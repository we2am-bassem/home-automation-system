==> flow/design.v <==
module integ(
  input wire Clk, Rst, SFD, SRD, SW, SFA,
  input wire[6:0] ST,
  output wire fdoor, rdoor, winbuzz, alarmbuzz, heater, cooler,
  output reg[2:0] display);
  reg[5:0] out;
  assign {fdoor, rdoor, alarmbuzz, winbuzz, heater, cooler} = out;
  reg [2:0] State;
  localparam S1 = 3'b000;
  localparam S2 = 3'b001;
  localparam S3 = 3'b010;
  localparam S4 = 3'b011;
  localparam S5 = 3'b100;
  always @(posedge Clk)
  begin
    {out, display} <= 0;
    if(Rst) begin
      State <= S1;
    end
    else begin
    State <= State + 1;
      case(State)
        S1: begin
          if(SFD) {out, display} <= 1 | (1<<8);
        end
        S2: begin
          if(SRD) {out, display} <= 2 | (1<<7);
       end
        S3: begin
          if(SFA) {out, display} <= 3 | (1<<6);
        end
        S4: begin
          if(SW)  {out, display} <= 4 | (1<<5);
        end
        S5: begin
          State <= S1;
          if(ST < 50)       {out, display} <= 5 | (1<<4);
          else if(ST > 70)  {out, display} <= 6 | (1<<3);
        end
        default:;
      endcase
    end
  end
endmodule
* From RTL to reports: integ
The steps from the RTL of integ to its reports follow in flow order.
Line numbers count from 1 in the design file above.
Operators carry their Yosys type and port widths (W data, S select, Z words).
Cell names lack the library's common part.
The mark - stands for no value.
- Top module :: integ
- Clock input :: Clk
- Library :: sky130hd
- Library corner :: tt_025C_1v80

* Elaborated design
Yosys after proc, flatten, opt, wreduce and memory -nomap, before mapping. Enables and synchronous resets that opt folds into registers are not counted as muxes. Memory bits, and registers merged into a memory's read port (data or address), are not among the register bits. Print and check cells are not counted. Equal cells are merged and count once.
- Output and inout bits :: 9
- Input port bits :: 13
- Register bits :: 12
- Cells after elaboration :: 19
- Eq/ne operators :: 4
- Order comparisons :: 2
- Reduce/logical cells :: 2
- Mux-type cells :: 7
- Add/subtract/negate cells :: 1
** Operators by type and width (count)
- $pmux W9 S5 :: 1
- $mux W9 :: 1
- $mux W8 :: 1
- $lt A7 B6 Y1 const B :: 1
- $gt A7 B7 Y1 const B :: 1
- $mux W7 :: 1
- $eq A3 B2 Y1 const B :: 2
- $mux W6 :: 1
- $mux W5 :: 1
- $mux W4 :: 1
- $add A3 B1 Y3 const B :: 1
- $eq A3 B1 Y1 const B :: 1
- $eq A3 B3 Y1 const B :: 1
- $logic_not A3 Y1 :: 1
- $reduce_or A2 Y1 :: 1

* Depth
Depth = most cells in a row (Yosys ltp): at word level without a register or memory, in the mapped netlist without a sequential cell, where the memories' decode and read muxes count.
- Depth in word-level cells :: 4
- ABC_AREA :: 0
- Depth in mapped cells :: 6
- Mapped depth without buffers :: 6

* Synthesis result
Yosys stat after the flow's synthesis: flattened, memories mapped to cells. It holds for the ABC_AREA given above (unset counts as 0); a run with the other value may have another netlist.
- Cells in the netlist :: 48
- Buffers :: 0
- Sequential part of the area :: 240.2 sq um
- Mapped area :: 466.7 sq um
- Flip-flops :: 12
** Cells by type
- dfxtp_1 :: count 12, area in all 240.23 sq um
- ha_1 :: count 5, area in all 62.56 sq um
- inv_1 :: count 9, area in all 33.782 sq um
- nand3_1 :: count 5, area in all 25.024 sq um
- nor2_1 :: count 4, area in all 15.014 sq um
- or3_4 :: count 1, area in all 11.261 sq um
- o311a_1 :: count 1, area in all 10.01 sq um
- a211o_1 :: count 1, area in all 8.758 sq um
- a21o_1 :: count 1, area in all 7.507 sq um
- nand3b_1 :: count 1, area in all 7.507 sq um
- or4_1 :: count 1, area in all 7.507 sq um
- and3_1 :: count 1, area in all 6.256 sq um
- nor2b_1 :: count 1, area in all 6.256 sq um
- nor4_1 :: count 1, area in all 6.256 sq um
- or3_1 :: count 1, area in all 6.256 sq um
- nor3_1 :: count 1, area in all 5.005 sq um
- inv_2 :: count 1, area in all 3.754 sq um
- nand2_1 :: count 1, area in all 3.754 sq um

* Path before layout
Path of least setup slack by OpenSTA after synthesis, without wires, with an ideal clock, recovery checks aside; 20% of the period is set as input and as output delay. Where synthesis merged equal registers, the netlist keeps one of their names.
- Kind :: flip-flop to flip-flop
- Start :: register State[0]
- End :: register display[2]
- Data arrival time :: 1.281 ns
- Stages on the path :: 6
- Setup time :: 0.063 ns
- Path slack :: 0.176 ns
- Clock period :: 1.52 ns
- Path delay :: 1.344 ns
- Launch time at the first pin :: 0.000 ns
- Buffers on the path :: 0
- Data required time :: 1.457 ns
- Synthesis period reached :: 1.344 ns
"path delay" = arrival - input delay + setup time.
"stages on the path" counts driving pins, that of a launching flip-flop among them; a cell with two outputs on the path counts twice.
"synthesis period reached" = period - worst setup slack (recovery checks aside). The figure is calculated, with input and output delays left at 20% of the set period.
The rows between start and end are the longest chain of elaborated cells between them; the timing report does not say that the signal goes this way. Where chains are equally long, one stands for them.
A line is the first line of the expression or statement that the cell stems from. Yosys adds cells for indexed reads and writes and turns some case tables into memories.
At most two assigning lines are given for a register; there are more.
- Path through :: dfxtp_1 ha_1 ha_1 nand2_1 or4_1 nand3_1
- Cells in the longest elaborated chain :: 2
- Elaborated cells between the ends (all ways) :: 6
- Source lines of those cells :: 1
- Those cells by class :: eq/ne: 4; mux: 1; reduce/logical: 1
** Ends and longest elaborated chain, post-synthesis
- start: declaration :: RTL line 8 : reg [2:0] State;
- start: assignment :: RTL line 18 : State <= S1;
- start: assignment :: RTL line 21 : State <= State + 1;
- $eq A3 B3 Y1 :: RTL line 22 : case(State)
- $pmux W9 S5 :: RTL line 22
- end: declaration :: RTL line 5 : output reg[2:0] display);

Lab notebook: integ

Below are 2 stored runs of the flow (Yosys, OpenROAD; platform sky130hd) on integ, each with its settings, unordered. Constraints: input delay and output delay 20% of the set period each, output load 0.01 pF.

* Flow run A
** Files
==> flow/run.sh <==
#!/bin/bash
# the make line also repeats the synthesis and layout settings of config.mk as NAME=value (left out here)
make -C /OpenROAD-flow-scripts/flow DESIGN_CONFIG=/design/flow/config.mk WORK_HOME=/design/flow/orfs CLKGATE_MAP_FILE= finish
==> flow/config.mk <==
export PLATFORM = sky130hd
export DESIGN_NAME = integ
export DESIGN_NICKNAME = integ
export VERILOG_FILES = /design/flow/design.v
export SDC_FILE = /design/flow/constraint.sdc
export NUM_CORES = 4
export LEC_CHECK = 0
export CAP_MARGIN = 20
export CORE_MARGIN = 2
export CORE_UTILIZATION = 66
export SLEW_MARGIN = 20
==> flow/constraint.sdc <==
create_clock -name core_clock -period 1.39 [get_ports {Clk}]
set_input_delay 0.2780 -clock core_clock [delete_from_list [all_inputs] [get_ports {Clk}]]
set_output_delay 0.2780 -clock core_clock [all_outputs]
set_load 0.01 [all_outputs]
** Results
Not finished: floorplanning ended with error PDN-0185.

* Flow run B
** Files
==> flow/run.sh <==
#!/bin/bash
# the make line also repeats the synthesis and layout settings of config.mk as NAME=value (left out here)
make -C /OpenROAD-flow-scripts/flow DESIGN_CONFIG=/design/flow/config.mk WORK_HOME=/design/flow/orfs CLKGATE_MAP_FILE= finish
==> flow/config.mk <==
export PLATFORM = sky130hd
export DESIGN_NAME = integ
export DESIGN_NICKNAME = integ
export VERILOG_FILES = /design/flow/design.v
export SDC_FILE = /design/flow/constraint.sdc
export NUM_CORES = 4
export LEC_CHECK = 0
export CAP_MARGIN = 15
export CELL_PAD_IN_SITES_DETAIL_PLACEMENT = 1
export CORE_ASPECT_RATIO = 0.56
export CORE_MARGIN = 2
export CORE_UTILIZATION = 47
export GPL_ROUTABILITY_DRIVEN = 1
export HOLD_SLACK_MARGIN = 0.11
export MIN_ROUTING_LAYER = met1
export PLACE_DENSITY_LB_ADDON = 0.19
export SETUP_SLACK_MARGIN = -0.06
export SLEW_MARGIN = 40
export TNS_END_PERCENT = 100
==> flow/constraint.sdc <==
create_clock -name core_clock -period 0.781 [get_ports {Clk}]
set_input_delay 0.1562 -clock core_clock [delete_from_list [all_inputs] [get_ports {Clk}]]
set_output_delay 0.1562 -clock core_clock [all_outputs]
set_load 0.01 [all_outputs]
** Results
Not finished: floorplanning ended with error PDN-0185.
